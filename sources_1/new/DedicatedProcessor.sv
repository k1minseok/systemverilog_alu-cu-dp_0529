==> flow/design.v <==
`timescale 1ns / 1ps
module ControlUnit (
    input       clk,
    input       reset,
    input [7:0] outPort,
    output [13:0] machineCode
);
    enum logic [3:0] {
        S0,
        S1,
        S2,
        S3,
        S4,
        S5,
        S6,
        S7,
        S8,
        S9,
        S10,
        S11
    }
        state, state_next;
    logic       RFSrcMuxSel;
    logic [2:0] raddr1;
    logic [2:0] raddr2;
    logic [2:0] waddr;
    logic       wr_en;
    logic [1:0] ALUop;
    logic       OutLoad;
    assign machineCode = {
        RFSrcMuxSel, raddr1, raddr2, waddr, wr_en, ALUop, OutLoad
    };
    always_ff @(posedge clk, posedge reset) begin
        if (reset) state <= S0;
        else state <= state_next;
    end
    always_comb begin
        state_next = state;
        case (state)
            S0: state_next = S1;
            S1: state_next = S2;
            S2: state_next = S3;
            S3: state_next = S4;
            S4: state_next = S5;
            S5: state_next = S6;
            S6: state_next = S7;
            S7: state_next = S8;
            S8: state_next = S9;
            S9: state_next = S10;
            S10: state_next = S10;
            default: state_next = state;
        endcase
    end
    always_comb begin
        RFSrcMuxSel = 1'b0;
        raddr1      = 3'd0;
        raddr2      = 3'd0;
        waddr       = 3'd0;
        wr_en       = 1'b0;
        ALUop       = 2'b00;
        OutLoad     = 1'b0;
        case (state)
            S0: begin   
                RFSrcMuxSel = 1'b0;
                raddr1      = 3'd0;
                raddr2      = 3'd0;
                waddr       = 3'd1;
                wr_en       = 1'b1;
                ALUop       = 2'b00;
                OutLoad     = 1'b0;
            end
            S1: begin   
                RFSrcMuxSel = 1'b0;
                raddr1      = 3'd0;
                raddr2      = 3'd0;
                waddr       = 3'd2;
                wr_en       = 1'b1;
                ALUop       = 2'b00;
                OutLoad     = 1'b0;
            end
            S2: begin   
                RFSrcMuxSel = 1'b1;
                raddr1      = 3'd0;
                raddr2      = 3'd0;
                waddr       = 3'd3;
                wr_en       = 1'b1;
                ALUop       = 2'b00;
                OutLoad     = 1'b0;
            end
            S3: begin   
                RFSrcMuxSel = 1'b0;
                raddr1      = 3'd1;
                raddr2      = 3'd3;
                waddr       = 3'd1;
                wr_en       = 1'b1;
                ALUop       = 2'b00;
                OutLoad     = 1'b0;
            end
            S4: begin   
                RFSrcMuxSel = 1'b0;
                raddr1      = 3'd2;
                raddr2      = 3'd3;
                waddr       = 3'd2;
                wr_en       = 1'b1;
                ALUop       = 2'b00;
                OutLoad     = 1'b0;
            end
            S5: begin   
                RFSrcMuxSel = 1'b0;
                raddr1      = 3'd1;
                raddr2      = 3'd2;
                waddr       = 3'd3;
                wr_en       = 1'b1;
                ALUop       = 2'b01;
                OutLoad     = 1'b0;
            end
            S6: begin   
                RFSrcMuxSel = 1'b0;
                raddr1      = 3'd1;
                raddr2      = 3'd3;
                waddr       = 3'd4;
                wr_en       = 1'b1;
                ALUop       = 2'b10;
                OutLoad     = 1'b0;
            end
            S7: begin   
                RFSrcMuxSel = 1'b0;
                raddr1      = 3'd2;
                raddr2      = 3'd3;
                waddr       = 3'd5;
                wr_en       = 1'b1;
                ALUop       = 2'b11;
                OutLoad     = 1'b0;
            end
            S8: begin   
                RFSrcMuxSel = 1'b0;
                raddr1      = 3'd1;
                raddr2      = 3'd2;
                waddr       = 3'd6;
                wr_en       = 1'b1;
                ALUop       = 2'b00;
                OutLoad     = 1'b0;
            end
            S9: begin   
                RFSrcMuxSel = 1'b0;
                raddr1      = 3'd2;
                raddr2      = 3'd6;
                waddr       = 3'd7;
                wr_en       = 1'b1;
                ALUop       = 2'b00;
                OutLoad     = 1'b0;
            end
            S10: begin   
                RFSrcMuxSel = 1'b0;
                raddr1      = 3'd7;
                raddr2      = 3'd7;
                waddr       = 3'd0;
                wr_en       = 1'b0;
                ALUop       = 2'b00;
                OutLoad     = 1'b1;
            end
            default: begin
                RFSrcMuxSel = 1'b0;
                raddr1      = 3'd0;
                raddr2      = 3'd0;
                waddr       = 3'd0;
                wr_en       = 1'b0;
                OutLoad     = 1'b0;
            end
        endcase
    end
endmodule
`timescale 1ns / 1ps
module DataPath (
    input        clk,
    input        reset,
    input [13:0] machineCode,
    output [7:0] outPort
);
    logic [7:0] w_RFSrcMuxOut, w_OpResult, w_rdata1, w_rdata2;
    mux_2x1 U_Mux_RFSrc (
        .sel(machineCode[13]),
        .a  (w_OpResult),
        .b  (8'b1),
        .y(w_RFSrcMuxOut)   
    );
    RegisterFile U_RF (
        .clk  (clk),
        .wr_en(machineCode[3]),
        .waddr(machineCode[6:4]),
        .wdata(w_RFSrcMuxOut),
        .raddr1(machineCode[12:10]),
        .raddr2(machineCode[9:7]),
        .rdata1(w_rdata1),
        .rdata2(w_rdata2)
    );
    ALU U_ALU (
        .a(w_rdata1),
        .b(w_rdata2),
        .ALUop(machineCode[2:1]),
        .y(w_OpResult)
    );
    register U_OutReg (
        .clk  (clk),
        .reset(reset),
        .load (machineCode[0]),
        .d    (w_rdata2),
        .q(outPort)
    );
endmodule
module RegisterFile (
    input       clk,
    input       wr_en,
    input [2:0] waddr,
    input [7:0] wdata,
    input [2:0] raddr1,   
    input [2:0] raddr2,
    output [7:0] rdata1,
    output [7:0] rdata2
);
    logic [7:0] regFile[0:7];   
    always_ff @(posedge clk) begin
        if (wr_en) regFile[waddr] <= wdata;
    end
    assign rdata1 = (raddr1 != 0) ? regFile[raddr1] : 0;
    assign rdata2 = (raddr2 != 0) ? regFile[raddr2] : 0;
endmodule
module mux_2x1 (
    input       sel,
    input [7:0] a,
    input [7:0] b,
    output logic [7:0] y   
);
    always_comb begin : mux_2x1   
        case (sel)
            1'b0: y = a;
            1'b1: y = b;
        endcase
    end
endmodule
module register (
    input       clk,
    input       reset,
    input       load,
    input [7:0] d,
    output logic [7:0] q
);
    always_ff @(posedge clk, posedge reset) begin : register   
        if (reset) begin
            q <= 0;
        end else begin
            if (load) q <= d;
        end
    end : register
endmodule
module comparator (
    input [7:0] a,
    input [7:0] b,
    output le
);
    assign le = (a <= b);
endmodule
module ALU (
    input [7:0] a,
    input [7:0] b,
    input [1:0] ALUop,
    output logic [7:0] y
);
    enum logic [1:0] {
        ADD = 2'b00,
        SUB = 2'b01,
        AND = 2'b10,
        OR  = 2'b11
    } alu_op_t;
    always_comb begin
        case (ALUop)
            ADD: y = a + b;
            SUB: y = a - b;
            OR: y = a | b;
            AND: y = a & b;
            default: y = 8'b0;
        endcase
    end
endmodule
`timescale 1ns / 1ps
module DedicatedProcessor (
    input clk,
    input reset,
    output [7:0] outPort
);
    logic [13:0] machineCode;
    ControlUnit U_ControlUnit (
        .*   
    );
    DataPath U_DataPath (.*);
endmodule
From RTL to reports: DedicatedProcessor
The steps from the RTL of DedicatedProcessor to its reports follow in flow order. Lines are those of the file above, counted from 1. Library cell names are shortened. The mark -- stands for no value.

Top module: DedicatedProcessor. Clock: clk. Standard-cell library: sky130hd. Timing corner: tt_025C_1v80.

Word level
Yosys after proc, flatten, opt, wreduce and memory -nomap, before mapping. Memory bits, and registers merged into a memory's read port (data or address), are not among the register bits. Print and check cells are not counted. Equal cells are merged and count once. Memory sizes are those after Yosys's memory passes, which may raise the word count (mostly to a power of two), join words into wider ones and drop unused or constant bits.

Add/sub/neg operators: 2. Eq/ne operators: 13. The entry for muxes and demuxes reads 8. The figure for bitwise operators is 3. The entry for reductions and logical operators reads 6.

Operators with widths (count): case mux 4 bit (select 10 bit) (1); case mux 8 bit (select 4 bit) (1); two-way mux 8 bit (3); equality test 4 x 3 -> 1 bit with constant B (4); case mux 8 bit (select 2 bit) (1); equality test 4 bit with constant B (3); nonzero test 10 bit (1); equality test 4 x 2 -> 1 bit with constant B (2); adder 8 bit (1); subtractor 8 bit (1); AND 8 bit (1); bitwise OR 8 bit (1); nonzero test 3 bit (2); equality test 2 bit with constant B (2); equality test 4 x 1 -> 1 bit with constant B (1); zero test 4 bit (1); two-way mux 3 bit (1); equality test 2 x 1 -> 1 bit with constant B (1); zero test 2 bit (1); OR reduction 2 bit (1); NOT 1 bit (1); two-way mux 1 bit (1).

The entry for register bits reads 12. Bits in writable memories: 64. The entry for memory bits (read-only) reads 224. Memories: 2. The entry for cells after elaboration reads 36.

Memory list: (no name shown) (depth 16, bits a word 14, rd ports 1, wr ports 0, RTL line 62) `case (state)`; U_DataPath.U_RF.regFile (depth 8, bits a word 8, rd ports 2, wr ports 1, RTL line 221) `logic [7:0] regFile[0:7];`.

Depth
Longest topological path by Yosys (ltp), each cell counted once; first at word level (registers and memories cut), then after technology mapping (sequential cells cut; the memories' decode and read muxes count).

The entry for depth in word-level cells reads 6. ABC_AREA: 1. The entry for depth in mapped cells reads 27. The figure for gate-level depth less buffers is 26.

After synthesis
Yosys stat after the flow's synthesis: flattened, memories mapped to cells. It holds for the ABC_AREA given above (unset counts as 0); a run with the other value may have another netlist.

Cell count: 574. The entry for mapped area reads 4724.5 um^2. For mapped flip-flops the number is 76. Buffers: 20.

Cell types: edfxtp_1 (count 64, area in all 1.92E+03 um^2); nand2_1 (count 110, area in all 412.896 um^2); nand3_1 (count 70, area in all 350.336 um^2); dfrtp_1 (count 12, area in all 300.288 um^2); inv_1 (count 80, area in all 300.288 um^2); o21ai_0 (count 52, area in all 260.25 um^2); ha_1 (count 15, area in all 187.68 um^2); a21oi_1 (count 36, area in all 180.173 um^2); nor2_1 (count 40, area in all 150.144 um^2); xor2_1 (count 8, area in all 70.067 um^2); buf_2 (count 12, area in all 60.058 um^2); buf_6 (count 4, area in all 45.043 um^2); o21ai_1 (count 9, area in all 45.043 um^2); nand2_2 (count 6, area in all 37.536 um^2); o22ai_1 (count 5, area in all 31.28 um^2); nand3b_1 (count 4, area in all 30.029 um^2); o211ai_1 (count 4, area in all 30.029 um^2); o21ai_2 (count 3, area in all 26.275 um^2).

Other cell types: 23; their cells: 40.

Path before layout
OpenSTA on the mapped netlist: ideal clock, no wires. The path of least setup slack (recovery checks aside). Input and output delay are each 20% of the period. Register names are those of the netlist, which keeps one name where synthesis merged equal registers.

Kind: flip-flop to flip-flop. Start point: register U_ControlUnit.state[1]. End point: memory U_DataPath.U_RF.regFile[0][6]. Period: 5.51 ns. Library setup time: 0.224 ns. The entry for launch time at the first pin reads 0.000 ns. Data arrival time: 3.648 ns. The entry for setup slack reads 1.638 ns. The figure for path delay is 3.872 ns. Driving pins on the path: 27. Period reached after synthesis: 3.872 ns.

"path delay" is the arrival time less input delay plus setup time. "driving pins on the path": output pins that drive a net of the path, with the launching flip-flop's if there is one; two outputs of one cell count as two. "period reached after synthesis" is the clock period less the worst setup slack; recovery checks do not enter. This is arithmetic on one report: input and output delays are still those of the set period (20% each). Between the ends stands the longest chain of elaborated cells between them, by number of cells; it is not shown to be the way that was timed. Of several equally long chains one is given. A line is the first line of the expression or statement that the cell stems from. Yosys adds cells for indexed reads and writes and turns some case tables into memories. The chain passes a memory read, where the word-level depth is cut; so it can be longer than that depth. The path ends at the data pin of a flip-flop with enable; ways to the enable are not counted.

Cell sequence: dfrtp_1 -> inv_1 -> ha_1 -> inv_1 -> nand2_1 -> nand2_1 -> nand2_2 -> nand2_2 -> inv_2 -> buf_2 -> buf_2 -> o21ai_0 -> a21oi_1 -> o21ai_0 -> nand2_1 -> inv_1 -> ha_1 -> inv_1 -> fa_1 -> nand3_1 -> and2_1 -> nor2_1 -> o21ai_0 -> nand2_1 -> a21oi_1 -> o21ai_0 -> a21oi_1. For cells in the longest elaborated chain the number is 7.

Ends and longest elaborated chain, after synthesis: start: declaration (RTL line 22) `state, state_next;`; start: assignment (RTL line 34) `if (reset) state <= S0;`; start: assignment (RTL line 35) `else state <= state_next;`; memory read (16 x 14 bit) (RTL line 62) `case (state)`; memory read (8 x 8 bit) (RTL line 221) `logic [7:0] regFile[0:7];`; two-way mux 8 bit (RTL line 225) `assign rdata1 = (raddr1 != 0) ? regFile[raddr1] : 0;`; subtractor 8 bit (RTL line 278) `SUB: y = a - b;`; case mux 8 bit (select 4 bit) (RTL line 276) `case (ALUop)`; case mux 8 bit (select 2 bit) (RTL line 235) `case (sel)`; two-way mux 8 bit (RTL line 223) `if (wr_en) regFile[waddr] <= wdata;`; end: declaration (RTL line 221).

Timing after layout
Path of least setup slack in the final report of record 1 (OpenROAD, finished layout, wires in). Where an end is a register, its clock arrival counts in the times.

Kind: flip-flop to flip-flop. Start point: register U_ControlUnit.state[1]. End point: memory U_DataPath.U_RF.regFile[5][6]. Period: 6.47 ns. Library setup time: 0.27 ns. The entry for launch time at the first pin reads 0.37 ns. Data arrival time: 5.51 ns. The entry for setup slack reads 1.04 ns. Driving pins on the path: 25.

Between the ends stands the longest chain of elaborated cells between them, by number of cells; it is not shown to be the way that was timed. Of several equally long chains one is given. The chain passes a memory read, where the word-level depth is cut; so it can be longer than that depth. The path ends at the data pin of a flip-flop with enable; ways to the enable are not counted.

Cell sequence: dfrtp_1 -> inv_1 -> ha_1 -> inv_1 -> nand2_1 -> nand2_1 -> nand2_2 -> nand2_2 -> inv_2 -> o21ai_0 -> a21oi_1 -> o21ai_0 -> nand2_1 -> inv_1 -> ha_1 -> inv_1 -> fa_1 -> nand3_1 -> and2_1 -> nor2_1 -> o21ai_0 -> nand2_1 -> a21oi_1 -> o21ai_0 -> a21oi_1. For cells in the longest elaborated chain the number is 7.

Ends and longest elaborated chain, post-layout: start: declaration (RTL line 22) `state, state_next;`; start: assignment (RTL line 34) `if (reset) state <= S0;`; start: assignment (RTL line 35) `else state <= state_next;`; memory read (16 x 14 bit) (RTL line 62) `case (state)`; memory read (8 x 8 bit) (RTL line 221) `logic [7:0] regFile[0:7];`; two-way mux 8 bit (RTL line 225) `assign rdata1 = (raddr1 != 0) ? regFile[raddr1] : 0;`; subtractor 8 bit (RTL line 278) `SUB: y = a - b;`; case mux 8 bit (select 4 bit) (RTL line 276) `case (ALUop)`; case mux 8 bit (select 2 bit) (RTL line 235) `case (sel)`; two-way mux 8 bit (RTL line 223) `if (wr_en) regFile[waddr] <= wdata;`; end: declaration (RTL line 221).

Flow measurements of DedicatedProcessor on sky130hd: 2 stored runs with different settings, listed in no order. Input and output delays are each 20% of the period that was set; the output load is 0.01 pF. By "clock period achieved" is meant the clock period of the run minus its worst setup slack. This is arithmetic on one report: input and output delays are still those of the set period (20% each). "allowed time less slack (worst setup path)": the worst setup path's part of the clock period (all of it between registers, 20% less for each end at a port) less its slack. A launch clock that arrives late makes it longer, a capture clock that arrives late makes it shorter. "power consumption" rests on the timing tool's default activity at the inputs, not on a simulated workload.

Record 1 has these settings: period_ns 6.47; CORE_UTILIZATION 48; SETUP_SLACK_MARGIN 0.02; PLACE_DENSITY_LB_ADDON 0.21; CELL_PAD_IN_SITES_GLOBAL_PLACEMENT 2; TNS_END_PERCENT 10; ABC_AREA 1; CAP_MARGIN 5; MIN_ROUTING_LAYER met1; CORE_MARGIN 2; SLEW_MARGIN 20. The smallest setup slack stands at 1.037 ns. The post-layout utilization reads 52.3%. The power consumption reads 0.000851 W. The post-route setup TNS is 0.000 ns. The clock period achieved stands at 5.433 ns. The area of the die reads 10652.3 um^2. The standard-cell area after layout stands at 5063.6 um^2. For the Yosys chip area after synthesis the run shows 4724.5 um^2. The measured allowed time less slack (worst setup path) is 5.43 ns. Kind of the worst setup path: flip-flop to flip-flop. The measured worst-case hold slack is 0.492 ns.

Record 2 has these settings: period_ns 3.27; CORE_UTILIZATION 54; SETUP_SLACK_MARGIN 0.24; PLACE_DENSITY_LB_ADDON 0.12; CORE_ASPECT_RATIO 1.36; CELL_PAD_IN_SITES_GLOBAL_PLACEMENT 0; CELL_PAD_IN_SITES_DETAIL_PLACEMENT 1; GPL_ROUTABILITY_DRIVEN 1; CAP_MARGIN 5; SLEW_MARGIN 25; MIN_ROUTING_LAYER met2; CORE_MARGIN 2. Outcome: no final report: routing broke off with GRT-0232.
